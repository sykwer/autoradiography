==> flow/design.v <==
module AdcController(
           clk, reset, start_acquisition, data_enable, is_error, data_out,
           SCLK, CNVST, RD, CS, RESET, OB2C, PD, SDOUT, RDERROR, BUSY,
       );
localparam T2 = 100;
localparam T9 = 3;
localparam MODE_ERROR_RDERROR = 0;
localparam MODE_ERROR_NOT_READY = 1;
localparam MODE_RESETTING = 2;
localparam MODE_RESET_WAIT_BUSY_UP = 3;
localparam MODE_RESET_WAIT_BUSY_DOWN = 4;
localparam MODE_READY = 5;
localparam MODE_CONV_WAIT_BUSY_UP = 6;
localparam MODE_CONV_WAIT_BUSY_DOWN = 7;
localparam MODE_ACQUISITION = 8;
localparam MODE_AFTER_ACQUISITION = 9;
input clk, reset, start_acquisition;
input RDERROR, BUSY, SDOUT;
output data_enable, is_error;
output [15:0] data_out;
reg [17:0] data;
output reg SCLK, CNVST, CS, RESET;
output RD, OB2C, PD;
reg [31:0] counter;
reg counter_on;
reg [31:0] reset_counter;
reg [4:0] data_index;
reg [3:0] mode;
always @(posedge clk) begin
    if (reset) begin
        data <= 0;
        SCLK <= 1;  
        CNVST <= 1;
        CS <= 1;
        counter <= 0;
        counter_on <= 0;
        data_index <= 17;
        RESET <= 1;
        mode <= MODE_RESETTING;
        reset_counter <= 1;
    end else if (RDERROR) begin
        mode <= MODE_ERROR_RDERROR;
    end else if (mode == !MODE_READY && start_acquisition) begin
        mode <= MODE_ERROR_NOT_READY;
    end else begin
        if (mode == MODE_RESETTING) begin
            reset_counter <= reset_counter + 1;
            if (reset_counter == T9) begin
                RESET <= 0;
                mode <= MODE_RESET_WAIT_BUSY_UP;
            end
        end
        if (mode == MODE_RESET_WAIT_BUSY_UP) begin
            if (BUSY) begin
                mode <= MODE_RESET_WAIT_BUSY_DOWN;
            end
        end
        if (mode == MODE_RESET_WAIT_BUSY_DOWN) begin
            if (!BUSY) begin
                mode <= MODE_READY;
            end
        end
        if (mode == MODE_READY) begin
            if (start_acquisition) begin
                CNVST <= 0;
                counter <= 0;
                counter_on <= 1;
                mode <= MODE_CONV_WAIT_BUSY_UP;
            end
        end
        if (mode == MODE_CONV_WAIT_BUSY_UP) begin
            if (BUSY) begin
                mode <= MODE_CONV_WAIT_BUSY_DOWN;
            end
        end
        if (mode == MODE_CONV_WAIT_BUSY_DOWN) begin
            if (!BUSY) begin
                mode <= MODE_ACQUISITION;
                CS <= 0;  
                data_index <= 17;  
            end
        end
        if (mode == MODE_ACQUISITION) begin
            SCLK <= !SCLK;  
            if (SCLK == 0) begin
                data[data_index] <= SDOUT;
                if (data_index >= 1) begin
                    data_index <= data_index - 1;
                end else begin
                    mode <= MODE_AFTER_ACQUISITION;
                    CS <= 1;
                end
            end
        end
        if (mode == MODE_AFTER_ACQUISITION) begin
            if (counter >= T2) begin
                mode <= MODE_READY;
                counter_on <= 0;
            end
        end
        if (counter_on) begin
            counter <= counter + 1;
        end
    end
end
assign data_out = data[17:2];
assign data_enable = (mode == MODE_AFTER_ACQUISITION);
assign is_error = (mode == MODE_ERROR_NOT_READY || mode == MODE_ERROR_RDERROR);
assign RD = 0;
assign OB2C = 0;  
assign PD = 0;
endmodule
module DataSerializer(
           clk, reset, lower_adc_data, upper_adc_data,
           lower_adc_data_enable, upper_adc_data_enable, out_bit,
       );
localparam MODE_WAIT_ADC_DATA_ENABLE_UP = 0;
localparam MODE_NOTIFY_START_SERIALIZING = 1;
localparam MODE_NOTIFY_CHANNEL = 2;
localparam MODE_SERIALIZING = 3;
localparam MODE_AFTER_SERIALIZING = 4;
input clk, reset, lower_adc_data_enable, upper_adc_data_enable;
input [15:0] lower_adc_data, upper_adc_data;
output reg out_bit;
reg [15:0] data;
reg [3:0] data_index;
reg [2:0] mode;
reg channel;  
reg lower_adc_data_next_ready;
reg upper_adc_data_next_ready;
always @(posedge clk) begin
    if (reset) begin
        out_bit <= 0;  
        data <= 0;
        data_index <= 0;
        mode <= MODE_WAIT_ADC_DATA_ENABLE_UP;
        channel <= 0;
        lower_adc_data_next_ready <= 1;
        upper_adc_data_next_ready <= 1;
    end else begin
        if (mode == MODE_WAIT_ADC_DATA_ENABLE_UP) begin
            if ((lower_adc_data_enable && lower_adc_data_next_ready) || (upper_adc_data_enable && upper_adc_data_next_ready)) begin
                mode <= MODE_NOTIFY_START_SERIALIZING;
                out_bit <= 1;
            end
            if (lower_adc_data_enable && lower_adc_data_next_ready) begin
                data <= lower_adc_data;
                channel <= 0;
                lower_adc_data_next_ready <= 0;
            end else if (upper_adc_data_enable && upper_adc_data_next_ready) begin
                data <= upper_adc_data;
                channel <= 1;
                upper_adc_data_next_ready <= 0;
            end
        end
        if (mode == MODE_NOTIFY_START_SERIALIZING) begin
            out_bit <= channel;
            mode <= MODE_NOTIFY_CHANNEL;
            data_index <= 15;
        end
        if (mode == MODE_NOTIFY_CHANNEL) begin
            out_bit <= data[data_index];
            data_index <= data_index - 1;
            mode <= MODE_SERIALIZING;
        end
        if (mode == MODE_SERIALIZING) begin
            out_bit <= data[data_index];
            if (data_index >= 1) begin
                data_index <= data_index - 1;
            end else begin
                mode <= MODE_AFTER_SERIALIZING;
            end
        end
        if (mode == MODE_AFTER_SERIALIZING) begin
            out_bit <= 0;
            mode <= MODE_WAIT_ADC_DATA_ENABLE_UP;
        end
        if (!lower_adc_data_next_ready && !lower_adc_data_enable) begin
            lower_adc_data_next_ready <= 1;
        end
        if (!upper_adc_data_next_ready && !upper_adc_data_enable) begin
            upper_adc_data_next_ready <= 1;
        end
    end
end
endmodule
module ReadoutConfigurator(
           SMT_MD, PDZ, NAPZ, ENTRI, INTUPZ, PGA,
       );
output SMT_MD, PDZ, NAPZ, ENTRI, INTUPZ;
output [2:0] PGA;
assign SMT_MD = 0;  
assign PDZ = 1;  
assign NAPZ = 1;  
assign ENTRI = 0;  
assign INTUPZ = 0;  
assign PGA = 3;  
endmodule
module SlaveFPGA(
           clk, reset, start_lower_adc, start_upper_adc, serial_data_out,
           lower_adc_error, upper_adc_error,
           SMT_MD, PDZ, NAPZ, ENTRI, INTUPZ, PGA,
           SCLK0, CNVST0, RD0, CS0, RESET0, OB2C0, PD0, SDOUT0, RDERROR0, BUSY0,
           SCLK1, CNVST1, RD1, CS1, RESET1, OB2C1, PD1, SDOUT1, RDERROR1, BUSY1,
       );
input clk, reset;
input start_lower_adc, start_upper_adc;
output serial_data_out;
output lower_adc_error, upper_adc_error;
output SMT_MD, PDZ, NAPZ, ENTRI, INTUPZ;
output [2:0] PGA;
output SCLK0, CNVST0, RD0, CS0, RESET0, OB2C0, PD0;
input SDOUT0, RDERROR0, BUSY0;
output SCLK1, CNVST1, RD1, CS1, RESET1, OB2C1, PD1;
input SDOUT1, RDERROR1, BUSY1;
wire [15:0] lower_adc_data_wire, upper_adc_data_wire;
wire lower_adc_data_enable_wire, upper_adc_data_enable_wire;
ReadoutConfigurator readout_configurator(
                        SMT_MD, PDZ, NAPZ, ENTRI, INTUPZ, PGA,
                    );
AdcController lower_adc_controller(
                  clk, reset, start_lower_adc, lower_adc_data_enable_wire, lower_adc_error, lower_adc_data_wire,
                  SCLK0, CNVST0, RD0, CS0, RESET0, OB2C0, PD0, SDOUT0, RDERROR0, BUSY0,
              );
AdcController upper_adc_controller(
                  clk, reset, start_upper_adc, upper_adc_data_enable_wire, upper_adc_error, upper_adc_data_wire,
                  SCLK1, CNVST1, RD1, CS1, RESET1, OB2C1, PD1, SDOUT1, RDERROR1, BUSY1,
              );
DataSerializer data_serializer(
                   clk, reset, lower_adc_data_wire, upper_adc_data_wire, lower_adc_data_enable_wire,
                   upper_adc_data_enable_wire, serial_data_out,
               );
endmodule
======== From RTL to reports: SlaveFPGA ========
What the tools print for SlaveFPGA, step after step.
Line numbers count from 1 in the design file above.
Library cell names are shortened.
A cell with -- has no value.
inputs
  top module .............................. SlaveFPGA
  clock input ............................. clk
  standard-cell library ................... sky130hd
  library corner .......................... tt_025C_1v80

======== Elaborated design ========
Yosys after proc, flatten, opt, wreduce and memory -nomap, before mapping. Memory bits, and registers merged into a memory's read port (data or address), are not among the register bits. Print and check cells are not counted. Equal cells are merged and count once.
cells by class
  $add $sub $neg .......................... 9
  $lt $le $gt $ge ......................... 5
  eq/ne operators ......................... 24
  shift operators ......................... 5
  mux-type cells .......................... 91
  bitwise gates (word level) .............. 13
  reduce/logical cells .................... 50
operators by type and width
  operator                                               count
  2-to-1 mux 32 bit                                      6
  2-to-1 mux 4 bit                                       38
  adder 32 x 1 -> 32 bit (second input constant)         4
  equality test 32 x 2 -> 1 bit (second input constant)  2
  >= comparator 32 x 7 -> 1 bit (second input constant)  2
  2-to-1 mux 5 bit                                       10
  variable shift 1 x 6 -> 18 bit                         2
  variable shift 1 x 6 -> 18 bit (first input constant)  2
  AND 18 bit                                             2
  OR 18 bit                                              2
  NOT 18 bit                                             2
  equality test 4 x 3 -> 1 bit (second input constant)   8
  AND reduction 4 bit                                    8
  2-to-1 mux 16 bit                                      2
  2-to-1 mux 1 bit                                       25
  2-to-1 mux 3 bit                                       6
  indexed select 16 x 4 -> 1 bit                         1
  equality test 4 x 2 -> 1 bit (second input constant)   4
  equality test 4 bit (second input constant)            4
  AND reduction 3 bit                                    5
  negation 5 -> 6 bit                                    2
  AND reduction 2 bit                                    5
  nonzero test 2 bit                                     5
  OR reduction 2 bit                                     5
  subtractor 5 x 1 -> 5 bit (second input constant)      2
  >= comparator 5 x 1 -> 1 bit (second input constant)   2
  equality test 4 x 1 -> 1 bit (second input constant)   2
  zero test 4 bit                                        2
Not listed: further kinds 13, cells in them 37.
bit counts
  bits in registers ....................... 219
  output and inout port bits .............. 25
  word-level cells ........................ 228

======== Longest topological paths ========
Longest topological path by Yosys (ltp), each cell counted once; first at word level (registers and memories cut), then after technology mapping (sequential cells cut; the memories' decode and read muxes count).
logic depth
  depth after elaboration ................. 20
  ABC_AREA ................................ 0
  mapped depth ............................ 8

======== Netlist ========
The flow's flattened synthesis, as Yosys stat reports it; memories are mapped. The netlist is that of the ABC_AREA named above (0 if unset); the other value can give another one.
The area totals of this step are shown rounded.
cell types
  cell type  count  total area (um^2)
  dfxtp_1    229    4.58E+03
  nor2_1     182    683.155
  xnor2_1    67     586.813
  nand2_1    114    427.91
  nor4_1     59     369.104
  nand3_1    68     340.326
  xor2_1     36     315.302
  nand4_1    45     281.52
  a21oi_1    49     245.235
  ha_1       16     200.192
  a311oi_1   21     183.926
  nor3_1     35     175.168
  clkbuf_1   46     172.666
  a32o_1     17     170.163
  inv_1      44     165.158
  and4_1     17     148.893
  o21ai_0    28     140.134
  or3_1      20     125.12
Other cell types: 46; their cells: 189.
synthesis totals
  standard cells after synthesis .......... 1,282
  synthesis area .......................... 11,000 um^2
  sequential part of the area ............. 4,600 um^2
  mapped flip-flops ....................... 229
  buffer cells ............................ 77
The figures by module come from a second, unflattened synthesis with its own total; it is not the netlist above.
second synthesis, totals
  cells (unflattened synthesis) ........... 1,367
  area total of the unflattened synthesis .. 11,000 um^2
Rows give one instance, submodules left out.
modules
  module               instances  cells  area (um^2)  seq. area (um^2)
  AdcController        2          598    5,000        2,000
  DataSerializer       1          161    1,400        580
  ReadoutConfigurator  1          10     68           0.0
  SlaveFPGA            1          0      0.0          0.0

======== Worst setup path after synthesis ========
Path of least setup slack by OpenSTA after synthesis, without wires, with an ideal clock, recovery checks aside; 20% of the period is set as input and as output delay. Where synthesis merged equal registers, the netlist keeps one of their names.
timing after synthesis
  path kind ............................... reg2reg
  start point ............................. register lower_adc_controller.data_index[0]
  end point ............................... register lower_adc_controller.data[6]
  period .................................. 1.96 ns
  setup time .............................. 0.117 ns
  launch time at the first pin ............ 0.000 ns
  arrival time ............................ 1.852 ns
  required time ........................... 1.843 ns
  path slack .............................. -0.009 ns
  path delay .............................. 1.969 ns
  stages .................................. 9
  buffers on the path ..................... 1
  synthesis period reached ................ 1.969 ns
"path delay" is the arrival time less input delay plus setup time.
"stages" counts driving pins, that of a launching flip-flop among them; a cell with two outputs on the path counts twice.
"synthesis period reached" is the clock period less the worst setup slack; recovery checks do not enter. This is arithmetic on one report: input and output delays are still those of the set period (20% each).
The rows between start and end are the longest chain of elaborated cells between them; the timing report does not say that the signal goes this way. Where chains are equally long, one stands for them.
Each line given opens the expression or statement behind the cell; cells for indexed reads and writes are added by Yosys, which also makes memories of some case tables.
At most two assigning lines are given for a register; there are more.
on the way, after synthesis
  cell sequence ........................... dfxtp_1 > buf_2 > inv_1 > ha_1 > nor3b_1 > a31oi_1 > nor3_1 > nand2_1 > a32o_1
  length of the longest elaborated chain .. 5
  elaborated cells between the ends (all ways) .. 6
  RTL lines with such cells ............... 1
  those cells by class .................... add/sub (1); shift (2); logic (3)
ends and longest elaborated chain, after synthesis
  item                            line  source
  start: declaration              27    reg [4:0] data_index;
  start: assignment               37    data_index <= 17;
  start: assignment               88    data_index <= data_index - 1;
  negation 5 -> 6 bit             86    data[data_index] <= SDOUT;
  variable shift 1 x 6 -> 18 bit  86
  NOT 18 bit                      86
  AND 18 bit                      86
  OR 18 bit                       86
  end: assignment                 31    data <= 0;
  end: assignment                 86
  end: declaration                21    reg [17:0] data;

======== Worst path after layout ========
From the final timing report of flow run 2: the path of least setup slack in the routed layout; clock arrival at registers is part of the times.
timing post-layout
  path kind ............................... reg2out
  start point ............................. register upper_adc_controller.mode
  end point ............................... output upper_adc_error
  period .................................. 2.72 ns
  launch time at the first pin ............ 0.53 ns
  arrival time ............................ 1.71 ns
  required time ........................... 2.18 ns
  path slack .............................. 0.46 ns
  stages .................................. 3
  buffers on the path ..................... 1
An end named without its bit number is one bit of that signal or, where synthesis recoded a state register, one of its new flip-flops.
At most two assigning lines are given for a register; there are more.
on the way, post-layout
  cell sequence ........................... dfxtp_1 > or2_2 > clkdlybuf4s50_1
ends and longest elaborated chain, post-layout
  item                line  source
  start: declaration  28    reg [3:0] mode;
  start: assignment   39    mode <= MODE_RESETTING;
  start: assignment   42    mode <= MODE_ERROR_RDERROR;
  end: declaration    209   output lower_adc_error, upper_adc_error;
No chain of elaborated cells between the ends is given.

--- measured runs ---
Settings and measured results of 2 stored flow runs for module SlaveFPGA (sky130hd), not sorted in any way. The constraints put input and output delay at 20% of the set period each and load the outputs with 0.01 pF.
"achieved clock period" = clock period - worst setup slack. The figure is calculated, with input and output delays left at 20% of the set period.
"critical setup path time": the worst setup path's part of the clock period (all of it between registers, 20% less for each end at a port) less its slack. A launch clock that arrives late makes it longer, a capture clock that arrives late makes it shorter.
The measured numbers are rounded.

======== flow run 1 ========
==> flow/run.sh <==
#!/bin/bash
# the make line also repeats the synthesis and layout settings of config.mk as NAME=value (left out here)
make -C /OpenROAD-flow-scripts/flow DESIGN_CONFIG=/design/flow/config.mk WORK_HOME=/design/flow/orfs CLKGATE_MAP_FILE= finish
==> flow/config.mk <==
export PLATFORM = sky130hd
export DESIGN_NAME = SlaveFPGA
export DESIGN_NICKNAME = SlaveFPGA
export VERILOG_FILES = /design/flow/design.v
export SDC_FILE = /design/flow/constraint.sdc
export NUM_CORES = 4
export LEC_CHECK = 0
export CAP_MARGIN = 20
export CELL_PAD_IN_SITES_DETAIL_PLACEMENT = 2
export CORE_ASPECT_RATIO = 0.82
export CORE_MARGIN = 2
export CORE_UTILIZATION = 66
export MAX_ROUTING_LAYER = met5
export MIN_ROUTING_LAYER = met1
export PLACE_DENSITY = 0.75
export SETUP_SLACK_MARGIN = -0.15
export SLEW_MARGIN = 30
export TNS_END_PERCENT = 30
==> flow/constraint.sdc <==
create_clock -name core_clock -period 2.01 [get_ports {clk}]
set_input_delay 0.4020 -clock core_clock [delete_from_list [all_inputs] [get_ports {clk}]]
set_output_delay 0.4020 -clock core_clock [all_outputs]
set_load 0.01 [all_outputs]

-------- flow run 1 --------
  no final report: placement broke off with DPL-0033

======== flow run 2 ========
==> flow/run.sh <==
#!/bin/bash
# the make line also repeats the synthesis and layout settings of config.mk as NAME=value (left out here)
make -C /OpenROAD-flow-scripts/flow DESIGN_CONFIG=/design/flow/config.mk WORK_HOME=/design/flow/orfs CLKGATE_MAP_FILE= finish
==> flow/config.mk <==
export PLATFORM = sky130hd
export DESIGN_NAME = SlaveFPGA
export DESIGN_NICKNAME = SlaveFPGA
export VERILOG_FILES = /design/flow/design.v
export SDC_FILE = /design/flow/constraint.sdc
export NUM_CORES = 4
export LEC_CHECK = 0
export CAP_MARGIN = 20
export CELL_PAD_IN_SITES_GLOBAL_PLACEMENT = 2
export CORE_MARGIN = 5
export CORE_UTILIZATION = 27
export CTS_CLUSTER_SIZE = 91
export GPL_ROUTABILITY_DRIVEN = 1
export PLACE_DENSITY_LB_ADDON = 0.25
export SETUP_SLACK_MARGIN = -0.01
export SLEW_MARGIN = 20
==> flow/constraint.sdc <==
create_clock -name core_clock -period 2.72 [get_ports {clk}]
set_input_delay 0.5440 -clock core_clock [delete_from_list [all_inputs] [get_ports {clk}]]
set_output_delay 0.5440 -clock core_clock [all_outputs]
set_load 0.01 [all_outputs]

-------- measured, flow run 2 --------
  netlist area reported by Yosys .......... 11,000 um^2
  overall die area ........................ 45,000 um^2
  standard-cell area of the final layout .. 13,000 um^2
  setup slack of the worst path ........... 0.46 ns
  final setup TNS ......................... 0.000 ns
  worst hold slack in the final report .... 0.40 ns
  achieved clock period ................... 2.255 ns
  critical setup path time ................ 1.71 ns
  critical path kind ...................... reg2out
--- end ---
